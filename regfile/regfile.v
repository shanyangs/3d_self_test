==> flow/design.v <==
module regfile (
	input wire clk,
    input wire en,
    input wire[191:0] data_in,
    output reg shift_out
);
    reg[191:0] rf;
    initial begin
        rf = 'b0;
        shift_out = 'b0;
    end
    always @(posedge clk) begin
        if(~en)
            rf <= data_in;
        else begin
            rf <= {rf[190:0],1'b0};
        end
    end
    always@(posedge clk)
        shift_out <= rf[191];
endmodule
Tool chain data of regfile. What the tools print for regfile, step after step. Lines are those of the file above, counted from 1. Operators: Yosys type, input widths -> output width; for muxes data width and select width s. A cell with - has no value.

Design top: regfile. Clock: clk. Cell library: sky130hd. Library corner: tt_025C_1v80.

Elaborated design. Counts by Yosys on the flattened word-level netlist (proc, flatten, opt, wreduce; memories kept). Register bits leave out memories and registers merged into their read ports (data or address). Print and check cells are left out. Cells with the same type and inputs are merged into one.

The entry for cells after elaboration reads 4. The figure for memory bits (writable) is 0. For output and inout port bits the number is 1. The entry for latch bits reads 0. Word width x clocked read ports: 0. The figure for memory bits (read-only) is 0. Memories: 0. The entry for input bits reads 194. Register bits: 193.

For add/subtract/negate cells the number is 0. Under bitwise operators stands 0. The figure for reductions and logical operators is 0. The entry for muxes and demuxes reads 1. Shift operators: 0. For equal/unequal tests the number is 0. The figure for divide/modulo/power cells is 0. Under multipliers stands 0. The entry for order comparisons reads 0.

Operators with widths (number): $mux 192 (1).

Logic depth. Yosys ltp: most cells in a row. Word level: on the elaborated netlist, between registers, memories and ports. Mapped: between sequential cells and ports; inverters and the memories' decode and read muxes count.

Under depth in word-level cells stands 1. For ABC_AREA the number is 0. The entry for mapped depth reads 3. The figure for gate-level depth less buffers is 1.

Mapped cells and area. The flow's flattened synthesis, as Yosys stat reports it; memories are mapped. The netlist is that of the ABC_AREA named above (0 if unset); the other value can give another one. The area totals of this step are shown rounded.

Under buffer cells stands 21. Under cells in the netlist stands 406. For flip-flop cells the number is 193. Synthesis area: 0.0063 mm².

Cells by type: sky130_fd_sc_hd__dfxtp_1 (number 193, total area 3.86E+03 µm²); sky130_fd_sc_hd__mux2_2 (number 191, total area 2.15E+03 µm²); sky130_fd_sc_hd__buf_6 (number 20, total area 225.216 µm²); sky130_fd_sc_hd__nor2b_1 (number 1, total area 6.256 µm²); sky130_fd_sc_hd__buf_2 (number 1, total area 5.005 µm²).

Path before layout. OpenSTA on the mapped netlist: ideal clock, no wires. The path of least setup slack (recovery checks aside). Input and output delay are each 20% of the period. Register names are those of the netlist, which keeps one name where synthesis merged equal registers.

Path kind: input port to flip-flop. Start point: input en. End point: register rf[100]. The entry for slack reads 0.047 ns. Path delay: 0.717 ns. The entry for external input delay reads 0.191 ns. The figure for period is 0.955 ns. The figure for data required time is 0.834 ns. For buffers on the path the number is 2. The figure for driving pins on the path is 3. The entry for data arrival time reads 0.787 ns. For setup time the number is 0.121 ns. Synthesis period reached: 0.908 ns.

"path delay" = arrival - input delay + setup time. "driving pins on the path" counts driving pins, that of a launching flip-flop among them; a cell with two outputs on the path counts twice. "synthesis period reached" = period - worst setup slack (recovery checks aside). The figure is calculated, with input and output delays left at 20% of the set period. Between the ends stands the longest chain of elaborated cells between them, by number of cells; it is not shown to be the way that was timed. Of several equally long chains one is given. Each line given opens the expression or statement behind the cell; cells for indexed reads and writes are added by Yosys, which also makes memories of some case tables.

Cells stage by stage: sky130_fd_sc_hd__buf_6 sky130_fd_sc_hd__buf_6 sky130_fd_sc_hd__mux2_2. Under length of the longest elaborated chain stands 1. For elaborated cells between the ends (all ways) the number is 1. Under source lines of those cells stands 1. Those cells by class: 1 x mux.

RTL lines, path post-synthesis: start, declared (line 3) `input wire en,`; $mux 192 (line 13) `if(~en)`; end, assigned (line 14) `rf <= data_in;`; end, assigned (line 16) `rf <= {rf[190:0],1'b0};`; end, declared (line 7) `reg[191:0] rf;`.

Worst path after layout. Path of least setup slack in the final report of run 1 (OpenROAD, finished layout, wires in). Where an end is a register, its clock arrival counts in the times.

Path kind: flip-flop to output port. Start point: register shift_out. End point: output shift_out. The entry for data arrival time reads 0.86 ns. The figure for data required time is 1.23 ns. The figure for driving pins on the path is 2. For buffers on the path the number is 1. The figure for period is 1.54 ns. The entry for slack reads 0.38 ns.

Cells stage by stage: sky130_fd_sc_hd__dfxtp_2 sky130_fd_sc_hd__buf_6. Under length of the longest elaborated chain stands 0. For elaborated cells between the ends (all ways) the number is 0. Under source lines of those cells stands 0.

RTL lines, path post-layout: start, declared (line 5) `output reg shift_out`; start, assigned (line 20) `shift_out <= rf[191];`; end, declared (line 5).

Memo
Re: implementation data of regfile

regfile through Yosys and OpenROAD on sky130hd: 2 stored runs, unordered, with their settings and measured results. The constraints put input and output delay at 20% of the set period each and load the outputs with 0.01 pF. "clock period reached" = clock period - worst setup slack. The figure is calculated, with input and output delays left at 20% of the set period. "worst path time" means the part of the period allowed to the worst setup path (the constraints hold back 20% at inputs and 20% at outputs) less its slack; where the path has registers, the arrival times of their clocks count too. The results are shown rounded.

Run 1 has these settings: period_ns 1.54; CORE_UTILIZATION 21; SETUP_SLACK_MARGIN 0.32; PLACE_DENSITY_LB_ADDON 0.29; CORE_MARGIN 4; CELL_PAD_IN_SITES_GLOBAL_PLACEMENT 1; CTS_CLUSTER_SIZE 43; CAP_MARGIN 40; SLEW_MARGIN 15. The chip area in the Yosys report stands at 0.0063 mm². The die footprint comes to 0.033 mm². For the utilization after routing the run shows 32%. The worst setup slack after layout is 0.38 ns. For the total negative slack the run shows 0.000 ns. The measured post-route worst hold slack is 0.34 ns. The clock period reached stands at 1.165 ns. The worst path time is 0.86 ns. Critical path kind: flip-flop to output port.

Run 2 has these settings: period_ns 0.783; CORE_UTILIZATION 66; SETUP_SLACK_MARGIN 0.18; PLACE_DENSITY 0.57; CELL_PAD_IN_SITES_GLOBAL_PLACEMENT 0; CELL_PAD_IN_SITES_DETAIL_PLACEMENT 0; GPL_ROUTABILITY_DRIVEN 0; CTS_CLUSTER_SIZE 25; CTS_CLUSTER_DIAMETER 324; SLEW_MARGIN 30; MIN_ROUTING_LAYER met1; MAX_ROUTING_LAYER met5; CAP_MARGIN 20; CORE_MARGIN 2. Outcome: not finished: clock tree synthesis ended with error DPL-0038.
