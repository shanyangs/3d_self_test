==> flow/design.v <==
module eight_bit_cnt (
    input wire clk, trig,
    output reg[8:0] count,
    output reg en
);
    reg trig_pulse;
    reg trig_reg;
    reg[8:0] c_reg;
    initial begin
        c_reg = 'b0;
        count = 'b0;
    end
    always @(posedge clk) begin
        if (trig_reg == 1'b1 && trig == 1'b0) 
            trig_pulse <= 1'b1;
        else 
            trig_pulse <= 1'b0;
        trig_reg <= trig;
    end
    always@(posedge clk) begin
        c_reg <= c_reg + 1'b1;
    end
    always@(posedge clk) begin
        if (trig_pulse && en)
            count <= c_reg;
    end
    always@(posedge clk) begin
    	en = c_reg[8];
    end
endmodule
**Step by step through the tools: eight_bit_cnt**

What the tools print for eight_bit_cnt, step after step.
Lines are those of the file above, counted from 1.
The mark -- stands for no value.

- Design top: eight_bit_cnt
- Clock: clk
- Cell library: sky130hd
- Timing corner: tt_025C_1v80

**Elaborated design**

Yosys after proc, flatten, opt, wreduce and memory -nomap, before mapping. Enables and synchronous resets that opt folds into registers are not counted as muxes. Memory bits, and registers merged into a memory's read port (data or address), are not among the register bits. Print and check cells are not counted. Equal cells are merged and count once.

- Add/sub/neg operators: 1
- Mux-type cells: 1
- Bitwise gates (word level): 1
- Reduce/logical cells: 2

Operator list:

| kind | count |
|---|---|
| adder 9 x 1 -> 9 bit (second input constant) | 1 |
| logical AND 1 bit | 2 |
| inverter 1 bit | 1 |
| 2-to-1 mux 1 bit | 1 |

- Bits in registers: 21
- Bits of input ports: 2
- Output and inout port bits: 10

**Longest topological paths**

Yosys ltp: most cells in a row. Word level: on the elaborated netlist, between registers, memories and ports. Mapped: between sequential cells and ports; inverters and the memories' decode and read muxes count.

- Depth after elaboration: 3
- ABC_AREA: 0
- Mapped depth: 4

**After synthesis**

Yosys stat after the flow's synthesis: flattened, memories mapped to cells. It holds for the ABC_AREA given above (unset counts as 0); a run with the other value may have another netlist.

Cell types:

| cell | count | total area (µm²) |
|---|---|---|
| sky130_fd_sc_hd__edfxtp_1 | 9 | 270.259 |
| sky130_fd_sc_hd__dfxtp_1 | 12 | 240.23 |
| sky130_fd_sc_hd__xnor2_1 | 4 | 35.034 |
| sky130_fd_sc_hd__xor2_1 | 3 | 26.275 |
| sky130_fd_sc_hd__nand3_1 | 3 | 15.014 |
| sky130_fd_sc_hd__ha_1 | 1 | 12.512 |
| sky130_fd_sc_hd__nand2_1 | 3 | 11.261 |
| sky130_fd_sc_hd__nor3_2 | 1 | 10.01 |
| sky130_fd_sc_hd__and4_1 | 1 | 8.758 |
| sky130_fd_sc_hd__and2_1 | 1 | 6.256 |
| sky130_fd_sc_hd__nand4_1 | 1 | 6.256 |
| sky130_fd_sc_hd__nor2b_1 | 1 | 6.256 |
| sky130_fd_sc_hd__inv_1 | 1 | 3.754 |
| sky130_fd_sc_hd__nor2_1 | 1 | 3.754 |

- Mapped cells: 42
- Chip area (Yosys): 655.6 µm²
- Sequential area: 510.5 µm²
- Flip-flop cells: 21
- Buffers: 0

**Timing after synthesis**

OpenSTA on the mapped netlist: ideal clock, no wires. The path of least setup slack (recovery checks aside). Input and output delay are each 20% of the period. Register names are those of the netlist, which keeps one name where synthesis merged equal registers.

- Path kind: reg-to-reg
- Start point: register c_reg[0]
- End point: register c_reg[8]
- Clock period: 1.23 ns
- Library setup time: 0.118 ns
- Launch time at the first pin: 0.000 ns
- Data arrival time: 0.992 ns
- Data required time: 1.112 ns
- Path slack: 0.120 ns
- Delay of the path: 1.110 ns
- Stages on the path: 5
- Buffers on the path: 0
- Synthesis period reached: 1.11 ns

"delay of the path" is the arrival time less input delay plus setup time.
"stages on the path": output pins that drive a net of the path, with the launching flip-flop's if there is one; two outputs of one cell count as two.
"synthesis period reached" = period - worst setup slack (recovery checks aside). The figure is calculated, with input and output delays left at 20% of the set period.
Between the ends stands the longest chain of elaborated cells between them, by number of cells; it is not shown to be the way that was timed. Of several equally long chains one is given.
Each line given opens the expression or statement behind the cell; cells for indexed reads and writes are added by Yosys, which also makes memories of some case tables.

- Cells stage by stage: sky130_fd_sc_hd__dfxtp_1 sky130_fd_sc_hd__ha_1 sky130_fd_sc_hd__and4_1 sky130_fd_sc_hd__nand4_1 sky130_fd_sc_hd__xnor2_1
- Cells in the longest elaborated chain: 1

RTL lines, path after synthesis:

| element | RTL line | source |
|---|---|---|
| start, declared | 8 | `reg[8:0] c_reg;` |
| start, assigned | 21 | `c_reg <= c_reg + 1'b1;` |
| adder 9 x 1 -> 9 bit | 21 |  |
| end, assigned | 21 |  |
| end, declared | 8 |  |

**Timing after layout**

Path of least setup slack in the final report of run 1 (OpenROAD, finished layout, wires in). Where an end is a register, its clock arrival counts in the times.

- Path kind: reg-to-reg
- Start point: register c_reg[1]
- End point: register c_reg[8]
- Clock period: 1.13 ns
- Library setup time: 0.10 ns
- Launch time at the first pin: 0.29 ns
- Data arrival time: 1.27 ns
- Data required time: 1.33 ns
- Path slack: 0.06 ns
- Stages on the path: 5
- Buffers on the path: 0

Between the ends stands the longest chain of elaborated cells between them, by number of cells; it is not shown to be the way that was timed. Of several equally long chains one is given.

- Cells stage by stage: sky130_fd_sc_hd__dfxtp_4 sky130_fd_sc_hd__ha_4 sky130_fd_sc_hd__and4_4 sky130_fd_sc_hd__nand4_1 sky130_fd_sc_hd__xnor2_1
- Cells in the longest elaborated chain: 1

RTL lines, path post-layout:

| element | RTL line | source |
|---|---|---|
| start, declared | 8 | `reg[8:0] c_reg;` |
| start, assigned | 21 | `c_reg <= c_reg + 1'b1;` |
| adder 9 x 1 -> 9 bit | 21 |  |
| end, assigned | 21 |  |
| end, declared | 8 |  |

# Flow runs of eight_bit_cnt

Record of 2 stored runs of the RTL-to-layout flow on eight_bit_cnt, platform sky130hd. The runs are unordered. Constraints: input delay and output delay 20% of the set period each, output load 0.01 pF.
"period achieved" is the run's clock period less its worst setup slack. It is reckoned from that one timing run; input and output delays stay at 20% of the period that was set.
"critical setup path time" means the part of the period allowed to the worst setup path (the constraints hold back 20% at inputs and 20% at outputs) less its slack; where the path has registers, the arrival times of their clocks count too.
A setting shown as - is not set for that run.

| name | run 1 | run 2 |
|---|---|---|
| period_ns | 1.13 | 1.38 |
| SETUP_SLACK_MARGIN | 0.21 | - |
| CAP_MARGIN | 20 | 20 |
| CORE_MARGIN | 2 | 7 |
| CORE_UTILIZATION | 40 | 17 |
| SLEW_MARGIN | 20 | 20 |
| PLACE_DENSITY | - | 0.46 |
| HOLD_SLACK_MARGIN | - | 0.05 |
| CORE_ASPECT_RATIO | - | 1.3 |
| GPL_TIMING_DRIVEN | - | 1 |
| GPL_ROUTABILITY_DRIVEN | - | 0 |
| CTS_CLUSTER_SIZE | - | 59 |
| MIN_ROUTING_LAYER | - | met2 |
| MAX_ROUTING_LAYER | - | met4 |
| standard-cell area of the final layout (µm²) | 913.4 | 848.3 |
| netlist area reported by Yosys (µm²) | 655.6 | 655.6 |
| area of the die (µm²) | 1978.9 | 5806.2 |
| worst slack on setup checks (ns) | 0.059 | 0.197 |
| period achieved (ns) | 1.071 | 1.183 |
| critical setup path time (ns) | 1.07 | 0.91 |
| type of the worst setup path | reg-to-reg | reg-to-output |
| utilization in the final report | 0.599 | 0.232 |
